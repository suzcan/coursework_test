==> flow/design.v <==
`timescale 1ns / 1ps
module colour_change #
(
    parameter DATA_WIDTH = 24  
)
(
    input  wire                   clk,
    input  wire                   n_rst,
    input  wire [DATA_WIDTH-1:0] i_vid_data,
    input  wire                  i_vid_hsync,
    input  wire                  i_vid_vsync,
    input  wire                  i_vid_VDE,
    output reg [DATA_WIDTH-1:0] o_vid_data,
    output reg                  o_vid_hsync,
    output reg                  o_vid_vsync,
    output reg                  o_vid_VDE,
    input wire [3:0] btn,
    input wire [3:0] sw,
    output reg [3:0] led 
);
 wire [23:0] out1, out2,out3;
   wire hsync, vsync, vde, hsync2, vsync2, vde2, hsync3, vsync3, vde3;
   always@* begin
       case(sw)
           4'd1:begin o_vid_data<=out1;
           o_vid_hsync <= hsync;
           o_vid_vsync <= vsync;
           o_vid_VDE <= vde;
           end
           4'd2: begin 
            o_vid_data<=out2;
            o_vid_hsync <= hsync2;
            o_vid_vsync <= vsync2;
            o_vid_VDE <= vde2;
           end
           4'd3: begin 
           o_vid_data<=out3;
           o_vid_hsync <= hsync3;
           o_vid_vsync <= vsync3;
           o_vid_VDE <= vde3;
          end
          default: begin
           o_vid_data<=i_vid_data;
           o_vid_hsync <= i_vid_hsync;
           o_vid_vsync <= i_vid_vsync;
           o_vid_VDE <= i_vid_VDE;
           end
       endcase
   end
   skin_detection skin(.clk(clk), .n_rst(n_rst), .i_vid_data(i_vid_data), .i_vid_hsync(i_vid_hsync), .i_vid_vsync(i_vid_vsync), .i_vid_VDE(i_vid_VDE), .o_vid_data(out1), .o_vid_hsync(hsync), .o_vid_vsync(vsync), .o_vid_VDE(vde), .sw(sw));
   inversion inverse(.clk(clk), .n_rst(n_rst), .i_vid_data(i_vid_data), .i_vid_hsync(i_vid_hsync), .i_vid_vsync(i_vid_vsync), .i_vid_VDE(i_vid_VDE), .o_vid_data(out2), .o_vid_hsync(hsync2), .o_vid_vsync(vsync2), .o_vid_VDE(vde2), .sw(sw));
   position pos(.clk(clk), .n_rst(n_rst), .i_vid_data(i_vid_data), .i_vid_hsync(i_vid_hsync), .i_vid_vsync(i_vid_vsync), .i_vid_VDE(i_vid_VDE), .o_vid_data(out3), .o_vid_hsync(hsync3), .o_vid_vsync(vsync3), .o_vid_VDE(vde3), .sw(sw));
endmodule
`timescale 1ns / 1ps
module inversion(
    input clk,
    input n_rst,
    input [23:0] i_vid_data,
    input i_vid_hsync,
    input i_vid_vsync,
    input i_vid_VDE,
    input [3:0] sw,
    output reg [23:0] o_vid_data,
    output reg o_vid_hsync,
    output reg o_vid_vsync,
    output reg o_vid_VDE,
    output reg o_vid_hsync1,
    output reg o_vid_vsync1,
    output reg o_vid_VDE1
);
    wire [7:0] red, green, blue;
    assign {red, green, blue} = i_vid_data;
 always @(posedge clk) begin
        if(sw == 4'd2) begin
            o_vid_data[23:16] <= 255-red;
            o_vid_data[15:8] <= 255-green;
            o_vid_data[7:0] <= 255-blue;
        end
        o_vid_hsync <= i_vid_hsync;
        o_vid_vsync <=  i_vid_vsync;
        o_vid_VDE <=  i_vid_VDE;
        end
endmodule
`timescale 1ns / 1ps
module position(
input clk,
    input n_rst,
    input [23:0] i_vid_data,
    input i_vid_hsync,
    input i_vid_vsync,
    input i_vid_VDE,
    input [3:0] sw,
    output reg [23:0] o_vid_data,
    output reg o_vid_hsync,
    output reg o_vid_vsync,
    output reg o_vid_VDE,
    output reg o_vid_hsync1,
    output reg o_vid_vsync1,
    output reg o_vid_VDE1
);
    wire [7:0] red, green, blue;
    reg [16:0] vcount = 0, hcount = 0;
    assign {red, blue, green} = i_vid_data;
    always @(negedge clk) begin
            if(i_vid_VDE) begin
        if(hcount>=16'd1919) begin
            hcount <= 0;
            if(vcount>=16'd1079)
                vcount <=0;
         else vcount <= vcount +1;
    end else hcount <= hcount +1;
    end
    end
    wire [7:0] grey = (3*red)/100 + (59*green)/100 + (11*blue)/100;
     always @(posedge clk) begin
           if(sw == 4'd3) begin
             if (hcount > 200 && hcount < 800) begin
                o_vid_data[23:16] <= grey;
                 o_vid_data[15:8] <= grey; 
                 o_vid_data[7:0] <= grey;         
           end
           else
             o_vid_data <= i_vid_data;
           end
           o_vid_hsync <= i_vid_hsync;
           o_vid_vsync <=  i_vid_vsync;
           o_vid_VDE <=  i_vid_VDE;
           end
endmodule
`timescale 1ns / 1ps
module skin_detection(
    input clk,
    input n_rst,
    input [23:0] i_vid_data,
    input i_vid_hsync,
    input i_vid_vsync,
    input i_vid_VDE,
    input [3:0] sw,
    output reg [23:0] o_vid_data,
    output reg o_vid_hsync,
    output reg o_vid_vsync,
    output reg o_vid_VDE
);
    reg [7:0] skin_y = 8'd80;
    reg [7:0] skin_cb_min = 8'd70;  
    reg [7:0] skin_cb_max = 8'd135;  
    reg [7:0] skin_cr_min = 8'd120;  
    reg [7:0] skin_cr_max = 8'd180;   
    reg signed [8:0] y, ytemp;
    reg signed [8:0] cb;
    reg signed [8:0] cr;
    reg signed [8:0] redc = 8'b1111_1100;
    reg signed [8:0] greenc = 8'b1111_0110;
    reg signed [8:0] bluec = 8'b1111_1110;
    reg signed [8:0] cbc = 8'b1111_0111;
    reg signed [8:0] crc = 8'b1111_0101;
    reg signed [8:0] rtemp,gtemp,btemp, rtemp2, gtemp2, btemp2;
    reg [7:0] r  = 8'd255;
    reg [7:0] g = 8'd0;
    reg [7:0] b = 8'd255;
    wire [7:0] red, green, blue;
    assign {red, blue, green} = i_vid_data;
    reg [7:0] ans;
    reg [7:0] abs_answ;
    wire hsync = i_vid_hsync;
    wire vsync = i_vid_vsync;
    wire VDE = i_vid_VDE;
    always @(posedge clk) begin
        if(sw == 4'd1) begin
        ytemp <= 16+ (256*red+green*645+blue*98)/1000;
        cb <= (577*(btemp-ytemp))/1000+128;
        cr <= (713*(rtemp-ytemp))/1000+128;
        y <= ytemp;
        rtemp <= red;
        gtemp <= green;
        btemp <= blue;
        rtemp2 <= rtemp;
        gtemp2 <= gtemp;
        btemp2 <= btemp;
        if(y > skin_y && skin_cb_min < cb && skin_cb_max > cb && skin_cr_min < cr && skin_cr_max > cr) begin
            o_vid_data[23:16] <= rtemp2;
            o_vid_data[15:8] <= btemp2;
            o_vid_data[7:0] <= gtemp2;
        end else begin
            o_vid_data[23:16] <= r;
            o_vid_data[15:8] <= b;
            o_vid_data[7:0] <= g;
        end
        o_vid_hsync <=  hsync;
        o_vid_vsync <=  vsync;
        o_vid_VDE <=  VDE;
    end
    end
endmodule
## From RTL to reports: colour_change

The steps from the RTL of colour_change to its reports follow in flow order.
Lines are those of the file above, counted from 1.
Cell names lack the library's common part.
The mark -- stands for no value.

| inputs | value |
|---|---|
| top | colour_change |
| clock port | clk |
| cell library | sky130hd |
| library corner | tt_025C_1v80 |

## Word-level counts

Yosys after proc, flatten, opt, wreduce and memory -nomap, before mapping. Enables and synchronous resets that opt folds into registers are not counted as muxes. Memory bits, and registers merged into a memory's read port (data or address), are not among the register bits. Print and check cells are not counted. Equal cells are merged and count once.

| word-level totals | value |
|---|---|
| bits in registers | 179 |
| input port bits | 37 |
| word-level cells | 76 |

| operators by class | value |
|---|---|
| add/sub/neg operators | 13 |
| multiply operators | 7 |
| div/mod/pow operators | 6 |
| magnitude comparators | 8 |
| eq/ne operators | 3 |
| multiplexer cells | 7 |
| reduce/logical cells | 6 |

Operators with widths:

| kind | number |
|---|---|
| 11-bit by 32-bit multiplier with 32-bit output (first input constant) | 2 |
| 32-bit by 11-bit divider with 32-bit output (second input constant) | 2 |
| 32-bit by 7-bit divider with 32-bit output (second input constant) | 3 |
| 32-bit by 10-bit divider with 32-bit output (second input constant) | 1 |
| 8-bit by 10-bit multiplier with 18-bit output (second input constant) | 1 |
| 6-bit by 8-bit multiplier with 14-bit output (first input constant) | 1 |
| 8-bit by 6-bit multiplier with 14-bit output (second input constant) | 1 |
| 24-bit parallel mux with 3-bit select | 1 |
| 4-bit by 8-bit multiplier with 12-bit output (first input constant) | 1 |
| 16-bit by 32-bit adder with 32-bit output | 1 |
| 32-bit adder | 1 |
| 8-bit subtractor (first input constant) | 3 |
| 8-bit two-way mux | 3 |
| 2-bit by 8-bit multiplier with 10-bit output (first input constant) | 1 |
| 9-bit by 9-bit subtractor with 10-bit output | 2 |
| 7-bit by 9-bit < comparator with 1-bit output (first input constant) | 2 |
| 8-bit by 9-bit greater-than comparator with 1-bit output (first input constant) | 2 |
| 9-bit adder (second input constant) | 2 |
| 17-bit by 1-bit adder with 17-bit output (second input constant) | 1 |
| 17-bit by 10-bit < comparator with 1-bit output (second input constant) | 1 |
| 17-bit by 11-bit greater-or-equal comparator with 1-bit output (second input constant) | 1 |
| 17-bit by 8-bit greater-than comparator with 1-bit output (second input constant) | 1 |
| 8-bit adder | 2 |
| 5-bit by 9-bit adder with 9-bit output (first input constant) | 1 |
| 9-bit by 7-bit greater-than comparator with 1-bit output (second input constant) | 1 |
| 4-bit by 2-bit equality test with 1-bit output (second input constant) | 2 |
| 1-bit parallel mux with 2-bit select | 3 |
| 1-bit logical AND | 5 |

Not listed: further kinds 2, cells in them 2.

## Depth

Yosys ltp: most cells in a row. Word level: on the elaborated netlist, between registers, memories and ports. Mapped: between sequential cells and ports; inverters and the memories' decode and read muxes count.

| logic depth | value |
|---|---|
| depth in word-level cells | 5 |
| ABC_AREA | 0 |
| mapped depth | 68 |
| gate-level depth less buffers | 63 |

## Mapped cells and area

Source: synth_stat.txt of the flow (Yosys; design flattened, memories mapped). It holds for the ABC_AREA given above (unset counts as 0); a run with the other value may have another netlist.

| mapped netlist | value |
|---|---|
| mapped cells | 3,041 |
| synthesis area | 0.0256371 mm^2 |
| sequential part of the area | 0.0053451 mm^2 |
| flip-flops | 179 |
| buffer cells | 72 |

Cells by type:

| type | number | area in all (um^2) |
|---|---|---|
| edfxtp_1 | 176 | 5.29E+03 |
| ha_1 | 285 | 3,565.92 |
| xnor2_1 | 158 | 1.38E+03 |
| fa_1 | 68 | 1.36E+03 |
| a21oi_1 | 201 | 1.01E+03 |
| nor2_1 | 257 | 964.675 |
| inv_1 | 252 | 945.907 |
| nand2_1 | 229 | 859.574 |
| o21ai_0 | 143 | 715.686 |
| xor2_1 | 72 | 630.605 |
| mux2i_1 | 57 | 570.547 |
| a21o_1 | 55 | 412.896 |
| nand3_1 | 81 | 405.389 |
| nor3_1 | 73 | 365.35 |
| a211oi_1 | 40 | 300.288 |
| or2_2 | 48 | 300.288 |
| o211ai_1 | 38 | 285.274 |
| mux2_2 | 25 | 281.52 |

Other cell types: 100; their cells: 783.
The figures by module come from a second, unflattened synthesis with its own total; it is not the netlist above.

| unflattened totals | value |
|---|---|
| cell total of the unflattened synthesis | 3,438 |
| area total of the unflattened synthesis | 0.0293657 mm^2 |

Rows give one instance, submodules left out.

By module:

| module | instances | cells | area (mm^2) | seq. area (mm^2) |
|---|---|---|---|---|
| skin_detection | 1 | 2,355 | 0.0197489 | 0.0033332 |
| position | 1 | 827 | 0.0071794 | 0.0012912 |
| colour_change | 1 | 200 | 0.0015252 | 0 |
| inversion | 1 | 56 | 0.0009121 | 0.0007807 |

# Flow runs of colour_change

Measured results for colour_change: 2 stored runs of the Yosys and OpenROAD flow on sky130hd. The settings differ; the order carries no meaning. The constraints put input and output delay at 20% of the set period each and load the outputs with 0.01 pF.
A setting shown as . is not set for that run.

| stored run | period_ns | CORE_UTILIZATION | PLACE_DENSITY_LB_ADDON | CORE_ASPECT_RATIO | CELL_PAD_IN_SITES_DETAIL_PLACEMENT | SLEW_MARGIN | MIN_ROUTING_LAYER | CAP_MARGIN | CORE_MARGIN | standard-cell area after routing (mm^2) | post-route worst hold slack (ns) | die area (mm^2) | netlist area reported by Yosys (mm^2) | worst setup slack after layout (ns) |
|---|---|---|---|---|---|---|---|---|---|---|---|---|---|---|
| entry A | 31.9 | 45 | 0.26 | 0.83 | 0 | 30 | met1 | 20 | 2 | 0.0276653 | 0.423 | 0.0589048 | 0.0256371 | 8.633 |
| entry B | 25.6 | 54 | . | . | . | 20 | . | 20 | 2 | 0.0275302 | 0.428 | 0.0492352 | 0.0256371 | 6.720 |
